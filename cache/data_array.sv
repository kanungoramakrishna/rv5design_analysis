==> flow/design.v <==
package pcmux;
typedef enum bit [1:0] {
    pc_plus4  = 2'b00
    ,alu_out  = 2'b01
    ,alu_mod2 = 2'b10
} pcmux_sel_t;
endpackage
package cmpmux;
typedef enum bit {
    rs2_out = 1'b0
    ,i_imm = 1'b1
} cmpmux_sel_t;
endpackage
package alumux;
typedef enum bit {
    rs1_out = 1'b0
    ,pc_out = 1'b1
} alumux1_sel_t;
typedef enum bit [2:0] {
    i_imm    = 3'b000
    ,u_imm   = 3'b001
    ,b_imm   = 3'b010
    ,s_imm   = 3'b011
    ,j_imm   = 3'b100
    ,rs2_out = 3'b101
} alumux2_sel_t;
endpackage
package regfilemux;
typedef enum bit [3:0] {
    alu_out   = 4'b0000
    ,br_en    = 4'b0001
    ,u_imm    = 4'b0010
    ,lw       = 4'b0011
    ,pc_plus4 = 4'b0100
    ,lb        = 4'b0101
    ,lbu       = 4'b0110   
    ,lh        = 4'b0111
    ,lhu       = 4'b1000   
} regfilemux_sel_t;
endpackage
interface rvfi_itf(input clk, input rst);
    logic halt;
    logic commit;
    logic [63:0] order;
    logic [31:0] inst;
    logic trap;
    logic [4:0] rs1_addr;
    logic [4:0] rs2_addr;
    logic [31:0] rs1_rdata;
    logic [31:0] rs2_rdata;
    logic load_regfile;
    logic [4:0] rd_addr;
    logic [31:0] rd_wdata;
    logic [31:0] pc_rdata;
    logic [31:0] pc_wdata;
    logic [31:0] mem_addr;
    logic [3:0] mem_rmask;
    logic [3:0] mem_wmask;
    logic [31:0] mem_rdata;
    logic [31:0] mem_wdata;
    logic [15:0] errcode;
endinterface
module data_array #(
    parameter s_offset = 5,
    parameter s_index = 3
)
(
    clk,
    rst,
    read,
    write_en,
    rindex,
    windex,
    datain,
    dataout
);
localparam s_mask   = 2**s_offset;
localparam s_line   = 8*s_mask;
localparam num_sets = 2**s_index;
input clk;
input rst;
input read;
input [s_mask-1:0] write_en;
input [s_index-1:0] rindex;
input [s_index-1:0] windex;
input [s_line-1:0] datain;
output logic [s_line-1:0] dataout;
logic [s_line-1:0] data [num_sets-1:0]  ;
logic [s_line-1:0] _dataout;
assign dataout = _dataout;
always_ff @(posedge clk)  
begin
    if (rst) begin
        for (int i = 0; i < num_sets; ++i)
            data[i] <= '0;
    end
    else begin
        if (read)
            for (int i = 0; i < s_mask; i++)
                _dataout[8*i +: 8] <= (write_en[i] & (rindex == windex)) ?
                                      datain[8*i +: 8] : data[rindex][8*i +: 8];
        for (int i = 0; i < s_mask; i++)
        begin
            data[windex][8*i +: 8] <= write_en[i] ? datain[8*i +: 8] :
                                                    data[windex][8*i +: 8];
        end
    end
end
endmodule : data_array
## Step by step through the tools: data_array

The steps from the RTL of data_array to its reports follow in flow order.
Lines are those of the file above, counted from 1.
Operators carry their Yosys type and port widths (W data, S select, Z words).
Library cell names are shortened.
Not given: -

| design | value |
|---|---|
| top module | data_array |
| clock input | clk |
| standard-cell library | sky130hd |
| corner | tt_025C_1v80 |

## After elaboration

Source: Yosys, flattened and elaborated, memories not mapped. Widths are those after wreduce. Registers that Yosys merges into a memory's read port (data or address) are not register bits. Print and check cells do not count. Equal cells are merged and count once.
Memory sizes are those after Yosys's memory passes, which may raise the word count (mostly to a power of two), join words into wider ones and drop unused or constant bits.

| storage and ports | value |
|---|---|
| flip-flop bits (word level) | 0 |
| latch bits | 0 |
| memory bits (writable) | 2048 |
| memory bits (read-only) | 0 |
| memories kept | 1 |
| bits of input ports | 297 |
| output and inout bits | 256 |
| cells after elaboration | 133 |

Memories:

| name | words | bits a word | RTL line | source |
|---|---|---|---|---|
| data | 8 | 256 | 88 | `logic [s_line-1:0] data [num_sets-1:0]  ;` |

| operators by class | value |
|---|---|
| add/sub/neg operators | 0 |
| $mul | 0 |
| div/mod/pow operators | 0 |
| magnitude comparators | 0 |
| equality and inequality tests | 32 |
| shifts and indexed selects | 0 |
| mux-type cells | 66 |
| bitwise gates (word level) | 1 |
| reductions and logical operators | 33 |

Operator list:

| operator | count |
|---|---|
| $mux W256 | 32 |
| $mux W8 | 32 |
| $reduce_and A2 Y1 | 33 |
| $ne A2 B2 Y1 const B | 32 |
| $mux W1 | 2 |
| $not A1 Y1 | 1 |

## Logic depth

Depth = most cells in a row (Yosys ltp): at word level without a register or memory, in the mapped netlist without a sequential cell, where the memories' decode and read muxes count.

| depth | value |
|---|---|
| depth after elaboration | 2 |
| ABC_AREA | 0 |
| mapped depth | 6 |
| gate-level depth less buffers | 3 |

## After synthesis

The flow's flattened synthesis, as Yosys stat reports it; memories are mapped. The netlist is that of the ABC_AREA named above (0 if unset); the other value can give another one.
The area totals of this step are shown rounded.

Cells by type:

| cell | count | area in all (um2) |
|---|---|---|
| edfxtp_1 | 2304 | 6.92E+04 |
| and2_1 | 2048 | 1.28E+04 |
| mux4_2 | 512 | 1.15E+04 |
| mux2_2 | 510 | 5.74E+03 |
| or2_2 | 256 | 1.6E+03 |
| nor2_1 | 256 | 960.922 |
| buf_6 | 54 | 608.083 |
| clkbuf_1 | 150 | 563.04 |
| nand4b_1 | 32 | 280.269 |
| nand2b_1 | 32 | 200.192 |
| buf_2 | 26 | 130.125 |
| buf_1 | 17 | 63.811 |
| xnor2_2 | 2 | 32.531 |
| or3b_2 | 3 | 26.275 |
| mux2_1 | 2 | 22.522 |
| nand3b_1 | 3 | 22.522 |
| xnor2_1 | 1 | 8.758 |
| nor2b_1 | 1 | 6.256 |

Other cell types: 2; their cells: 2.

| mapped netlist | value |
|---|---|
| mapped cells | 6211 |
| mapped area | 103800 um2 |
| flip-flops | 2304 |
| buffers | 247 |

## Path before layout

OpenSTA on the mapped netlist: ideal clock, no wires. The path of least setup slack (recovery checks aside). Input and output delay are each 20% of the period. Register names are those of the netlist, which keeps one name where synthesis merged equal registers.

| timing post-synthesis | value |
|---|---|
| kind | input to register |
| start point | input port rst |
| end point | register _dataout[0] |
| clock period | 17.1 ns |
| input delay | 3.420 ns |
| library setup time | 0.904 ns |
| time at the first pin | 3.420 ns |
| arrival time | 15.114 ns |
| data required time | 16.196 ns |
| slack | 1.081 ns |
| delay of the path | 12.598 ns |
| stages | 4 |
| path buffers | 3 |
| period reached after synthesis | 16.019 ns |

"delay of the path" is the arrival time less input delay plus setup time.
"stages": output pins that drive a net of the path, with the launching flip-flop's if there is one; two outputs of one cell count as two.
"period reached after synthesis" = period - worst setup slack (recovery checks aside). The figure is calculated, with input and output delays left at 20% of the set period.
The rows between start and end are the longest chain of elaborated cells between them; the timing report does not say that the signal goes this way. Where chains are equally long, one stands for them.
Each line given opens the expression or statement behind the cell; cells for indexed reads and writes are added by Yosys, which also makes memories of some case tables.

| on the way, post-synthesis | value |
|---|---|
| cell sequence | buf_2 -> clkbuf_1 -> clkbuf_1 -> nor2b_1 |
| length of the longest elaborated chain | 2 |

Ends and longest elaborated chain, post-synthesis:

| what | RTL line | source |
|---|---|---|
| from (decl) | 81 | `input rst;` |
| $not A1 Y1 | - |  |
| $reduce_and A2 Y1 | - |  |
| to (decl) | 89 | `logic [s_line-1:0] _dataout;` |

## Worst path after layout

Path of least setup slack in the final report of job 1 (OpenROAD, finished layout, wires in). Where an end is a register, its clock arrival counts in the times.

| timing post-layout | value |
|---|---|
| kind | input to register |
| start point | input port rindex[0] |
| end point | register _dataout[58] |
| clock period | 21.1 ns |
| input delay | 4.22 ns |
| library setup time | 0.25 ns |
| time at the first pin | 4.22 ns |
| arrival time | 8.80 ns |
| data required time | 21.72 ns |
| slack | 12.93 ns |
| stages | 9 |
| path buffers | 6 |

| on the way, post-layout | value |
|---|---|
| cell sequence | buf_8 -> buf_4 -> buf_4 -> buf_16 -> buf_4 -> buf_4 -> mux4_2 -> mux2_2 -> mux2_2 |

Ends and longest elaborated chain, post-layout:

| what | RTL line | source |
|---|---|---|
| from (decl) | 84 | `input [s_index-1:0] rindex;` |
| to (decl) | 89 | `logic [s_line-1:0] _dataout;` |

Chain of elaborated cells between the ends: none given.

Subject: data_array on sky130hd, stored results

Hello all,

Below are 2 stored runs of the flow (Yosys, OpenROAD; platform sky130hd) on data_array, each with its settings and what was measured, unordered. Constraints: input delay and output delay 20% of the set period each, output load 0.01 pF.
"achieved clock period" = clock period - worst setup slack. The figure is calculated, with input and output delays left at 20% of the set period.
"time used up by the worst setup path": the worst setup path's part of the clock period (all of it between registers, 20% less for each end at a port) less its slack. A launch clock that arrives late makes it longer, a capture clock that arrives late makes it shorter.
The results are shown rounded.
A setting shown as -- is not set for that run.
Results: -- = not shown.

| name | job 1 | job 2 |
|---|---|---|
| period_ns | 21.1 | 29.0 |
| CORE_UTILIZATION | 44 | 69 |
| SETUP_SLACK_MARGIN | -0.15 | 3.71 |
| PLACE_DENSITY | 0.91 | -- |
| CELL_PAD_IN_SITES_DETAIL_PLACEMENT | 0 | -- |
| GPL_ROUTABILITY_DRIVEN | 0 | -- |
| CAP_MARGIN | 25 | 20 |
| CORE_MARGIN | 2 | 2 |
| SLEW_MARGIN | 20 | 20 |
| CELL_PAD_IN_SITES_GLOBAL_PLACEMENT | -- | 3 |
| MIN_ROUTING_LAYER | -- | met2 |
| standard-cell area of the final layout (um2) | 120200 | -- |
| achieved clock period (ns) | 8.173 | -- |
| final worst hold slack (ns) | 0.860 | -- |
| synthesized cell area (um2) | 103800 | -- |
| post-route utilization (%) | 51.2 | -- |
| die area (um2) | 239800 | -- |
| time used up by the worst setup path (ns) | 3.95 | -- |
| type of the worst setup path | input to register | -- |
| worst slack on setup checks (ns) | 12.93 | -- |

Job 2: no results, placement failed with GPL-0301

Thanks
